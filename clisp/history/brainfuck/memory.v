==> flow/design.v <==
module Memory_module (
    input working_clock,
    output [7:0]ptr_value,
    input [7:0]ptr_new_value,
    input ptr_move_dir,
    input ptr_set_value,  
    input ptr_move,  
    input reset,
    input roll_back,
    output [13:0]mem_monitor2,
    output reg available = 1'b0
    );
    reg available_next = 1'b0;
    reg [0:511]memory,memory_next;  
    assign ptr_value = memory[0:7];
    reg [5:0]address = 6'd0;
    reg [5:0]address_next;
    reg [5:0]mov_counter,mov_counter_next;
    assign mem_monitor2 = {address,ptr_value};
    parameter INIT = 2'd0,
              WAIT = 2'd1,
              MOVL = 2'd2,
              MOVR = 2'd3;
    reg [1:0]_state = INIT;
    reg [1:0]_state_next = INIT;
    always@(posedge working_clock,posedge reset) begin
        if(reset) begin
            _state <= INIT;
            available <= 1'b0;
            address <= 6'd0;
            mov_counter <= 6'd0;
        end else begin
            _state <= _state_next;
            memory <= memory_next;
            address <= address_next;
            available <= available_next;
            mov_counter <= mov_counter_next;
        end
    end
    always@(*) begin
        memory_next = memory;
        address_next = address;
        available_next = 1'b0;
        mov_counter_next = mov_counter;
        case(_state) 
            INIT: begin
                memory_next = 512'd0;
                _state_next = WAIT;
                address_next = 6'd0;
                available_next = 1'b1;
                mov_counter_next = 6'b0;
            end
            WAIT: begin
                if(ptr_set_value) begin
                    memory_next = {ptr_new_value,memory[8:511]};
                    _state_next = WAIT;
                    available_next = 1'b1;
                end else if(ptr_move &&
                        ptr_move_dir==1'b1 &&
                        address < 6'd63) begin
                    mov_counter_next = 6'd1;
                    _state_next = MOVR;
                end else if(ptr_move &&
                        ptr_move_dir==1'b0 &&
                        address > 6'd0) begin
                    mov_counter_next = 6'd1;
                    _state_next = MOVL;
                end else if(roll_back && address>6'd0) begin
                    _state_next = MOVL;
                    mov_counter_next = address;
                end else begin
                    _state_next = WAIT;
                    available_next = 1'b1;
                end
            end
            MOVL: begin
                memory_next = {memory[504:511],memory[0:503]};
                if(mov_counter == 6'd1) begin
                    mov_counter_next = 6'd0;
                    _state_next = WAIT;
                    available_next = 1'b1;
                    address_next = address - 1;
                end else begin
                    mov_counter_next = mov_counter - 1;
                    address_next = address - 1;
                    _state_next = MOVL;
                end
            end
            MOVR: begin
                memory_next = {memory[8:511],memory[0:7]};
                if(mov_counter == 6'd1) begin
                    mov_counter_next = 6'd0;
                    _state_next = WAIT;
                    available_next = 1'b1;
                    address_next = address + 1;
                end else begin
                    mov_counter_next = mov_counter - 1;
                    address_next = address + 1;
                    _state_next = MOVR;
                end
            end
            default:
                _state_next = INIT;
        endcase
    end
endmodule
# Reports on Memory_module
# The steps from the RTL of Memory_module to its reports follow in flow order.
# Lines are those of the file above, counted from 1.
# Cell names lack the library's common part.
# A cell with -- has no value.
[setup]
design = "Memory_module"
clock_port = "working_clock"
lib = "sky130hd"
corner = "tt_025C_1v80"

# Elaborated design
# Counts by Yosys on the flattened word-level netlist (proc, flatten, opt, wreduce; memories kept). Register bits leave out memories and registers merged into their read ports (data or address). Print and check cells are left out. Cells with the same type and inputs are merged into one.
[classes]
n_addsub = 3
compare = 2
eq_ne = 7
mux = 22
logic = 3
n_reduce_logical = 10
[op_table]
columns = ["operator", "count"]
rows = [
  ["512-bit case mux with 4-bit select", 1],
  ["512-bit 2-to-1 mux", 1],
  ["6-bit case mux with 3-bit select", 2],
  ["6-bit 2-to-1 mux", 5],
  ["6-bit by 1-bit subtractor with 6-bit output (second input constant)", 2],
  ["2-bit 2-to-1 mux", 6],
  ["2-bit case mux with 4-bit select", 1],
  ["2-bit AND reduction", 3],
  ["6-bit by 1-bit adder with 6-bit output (second input constant)", 1],
  ["6-bit by 1-bit greater-than comparator with 1-bit output (second input constant)", 1],
  ["6-bit by 1-bit == test with 1-bit output (second input constant)", 1],
  ["6-bit < comparator (second input constant)", 1],
  ["1-bit logical AND", 5],
  ["1-bit 2-to-1 mux", 5],
  ["2-bit == test (second input constant)", 2],
  ["2-bit inequality test (second input constant)", 2],
  ["4-bit inequality test (second input constant)", 1],
  ["1-bit inverter", 3],
  ["1-bit case mux with 3-bit select", 1],
  ["2-bit by 1-bit == test with 1-bit output (second input constant)", 1],
  ["2-bit zero test", 1],
  ["2-bit OR reduction", 1],
]
[word_totals]
register_bits = 527
input_bits = 14
output_inout_bits = 23
wordCells = 53

# Logic depth
# Depth = most cells in a row (Yosys ltp): at word level without a register or memory, in the mapped netlist without a sequential cell, where the memories' decode and read muxes count.
[depth]
word_depth = 7
abc_area = 0
depth_mapped = 10
ltp_nobuf = 8

# Synthesis result
# Yosys stat after the flow's synthesis: flattened, memories mapped to cells. It holds for the ABC_AREA given above (unset counts as 0); a run with the other value may have another netlist.
[by_type]
columns = ["type", "count", "type_area_um2"]
rows = [
  ["edfxtp_1", 512, 1.54E+04],
  ["mux2i_1", 513, 5.13E+03],
  ["nor2_1", 512, 1.92E+03],
  ["dfrtp_1", 15, 375.36],
  ["clkbuf_1", 65, 243.984],
  ["buf_2", 38, 190.182],
  ["buf_4", 16, 120.115],
  ["o21ai_0", 17, 85.082],
  ["ha_1", 6, 75.072],
  ["nand2_1", 20, 75.072],
  ["buf_1", 15, 56.304],
  ["inv_1", 10, 37.536],
  ["o2bb2ai_1", 4, 35.034],
  ["a32oi_1", 3, 26.275],
  ["nand3_1", 5, 25.024],
  ["a21oi_1", 4, 20.019],
  ["fa_1", 1, 20.019],
  ["nor3_1", 4, 20.019],
]
# Not listed: further types 24, cells in them 33.
[mapped]
stdcells = 1793
mapped_area_um2 = 24101.9
seq_area_um2 = 15750.1
flip_flops = 527
buffers = 134

# Path before layout
# OpenSTA on the mapped netlist: ideal clock, no wires. The path of least setup slack (recovery checks aside). Input and output delay are each 20% of the period. Register names are those of the netlist, which keeps one name where synthesis merged equal registers.
[synth_path]
kind = "input to register"
from = "input reset"
to = "register memory[100]"
tclk_ns = 59.1
in_delay_ns = 11.820
setup_time_ns = 1.386
launch_ns = 11.820
arrival_ns = 32.469
t_required_ns = 57.714
setup_slack_ns = 25.245
delay_ns = 22.035
driving_pins = 1
path_buffers = 0
period_less_setup_slack_ns = 33.855
# "delay_ns" = arrival - input delay + setup time.
# "driving_pins" counts driving pins, that of a launching flip-flop among them; a cell with two outputs on the path counts twice.
# "period_less_setup_slack_ns" is the clock period less the worst setup slack; recovery checks do not enter. This is arithmetic on one report: input and output delays are still those of the set period (20% each).
# The rows between start and end are the longest chain of elaborated cells between them; the timing report does not say that the signal goes this way. Where chains are equally long, one stands for them.
# A line is the first line of the expression or statement that the cell stems from. Yosys adds cells for indexed reads and writes and turns some case tables into memories.
[synth_between]
cell_sequence = "nor2_1"
elab_chain_cells = 2
cone_cells = 2
lines_between = 0
classes_between = "logic (1); reduce/logical (1)"
[synth_rtl]
columns = ["element", "line", "source"]
rows = [
  ["start: declaration", 8, "input reset,"],
  ["1-bit inverter", "--", ""],
  ["2-bit AND reduction", "--", ""],
  ["end: assignment", 34, "memory <= memory_next;"],
  ["end: declaration", 14, "reg [0:511]memory,memory_next;"],
]

# Path in the finished layout
# Path of least setup slack in the final report of run A (OpenROAD, finished layout, wires in). Where an end is a register, its clock arrival counts in the times.
[layout_path]
kind = "input to register"
from = "input reset"
to = "register memory[314]"
tclk_ns = 34.4
in_delay_ns = 6.88
setup_time_ns = 0.37
launch_ns = 6.88
arrival_ns = 10.45
t_required_ns = 34.60
setup_slack_ns = 24.16
driving_pins = 7
path_buffers = 6
# The rows between start and end are the longest chain of elaborated cells between them; the timing report does not say that the signal goes this way. Where chains are equally long, one stands for them.
[layout_between]
cell_sequence = "clkdlybuf4s50_1 nor2_4 buf_4 buf_12 buf_16 buf_12 buf_16"
elab_chain_cells = 2
cone_cells = 2
lines_between = 0
classes_between = "logic (1); reduce/logical (1)"
[layout_rtl]
columns = ["element", "line", "source"]
rows = [
  ["start: declaration", 8, "input reset,"],
  ["1-bit inverter", "--", ""],
  ["2-bit AND reduction", "--", ""],
  ["end: assignment", 34, "memory <= memory_next;"],
  ["end: declaration", 14, "reg [0:511]memory,memory_next;"],
]

# Below are 2 stored runs of the flow (Yosys, OpenROAD; platform sky130hd) on Memory_module, each with its settings and what was measured, unordered. Constraints: input delay and output delay 20% of the set period each, output load 0.01 pF.
# "period_reached_ns": clock period set for the run, less the worst setup slack. It is reckoned from that one timing run; input and output delays stay at 20% of the period that was set.
# "worst_path_allowed_less_slack_ns" is the time allowed to the run's worst setup path (the clock period less input and output delay, where it has them) less its slack. Clock arrival times count: a late capture clock shortens it, a late launch clock lengthens it.
# By "power.total_mw" is meant OpenSTA's value without simulated activity: inputs other than the clock are taken to toggle once in ten clock periods, and the tool carries that through the logic.

[[run]]
name = "run A"
[run.settings]
period_ns = 34.4
SETUP_SLACK_MARGIN = 4.83
CAP_MARGIN = 20
CORE_MARGIN = 2
CORE_UTILIZATION = 40
SLEW_MARGIN = 20
[run.results]
cell_area_final_um2 = 26738.1
power.total_mw = 2.696
ws_hold_ns = 0.510
die_um2 = 62235.3
yosys.chip_area_um2 = 24101.9
final_setup_ws_ns = 24.156
fin_util_pct = 45.1
worst_path_allowed_less_slack_ns = 3.36
critical_path_type = "input to register"
fin_tns_ns = 0.000
period_reached_ns = 10.244

[[run]]
name = "run B"
[run.settings]
period_ns = 47.7
CORE_UTILIZATION = 42
SETUP_SLACK_MARGIN = -1.36
CORE_ASPECT_RATIO = 0.72
GPL_TIMING_DRIVEN = 1
CAP_MARGIN = 5
SLEW_MARGIN = 30
MAX_ROUTING_LAYER = "met5"
CORE_MARGIN = 2
[run.results]
cell_area_final_um2 = 26695.6
power.total_mw = 1.939
ws_hold_ns = 0.529
die_um2 = 59343.1
yosys.chip_area_um2 = 24101.9
final_setup_ws_ns = 35.511
fin_util_pct = 47.0
worst_path_allowed_less_slack_ns = 2.65
critical_path_type = "input to register"
fin_tns_ns = 0.000
period_reached_ns = 12.189
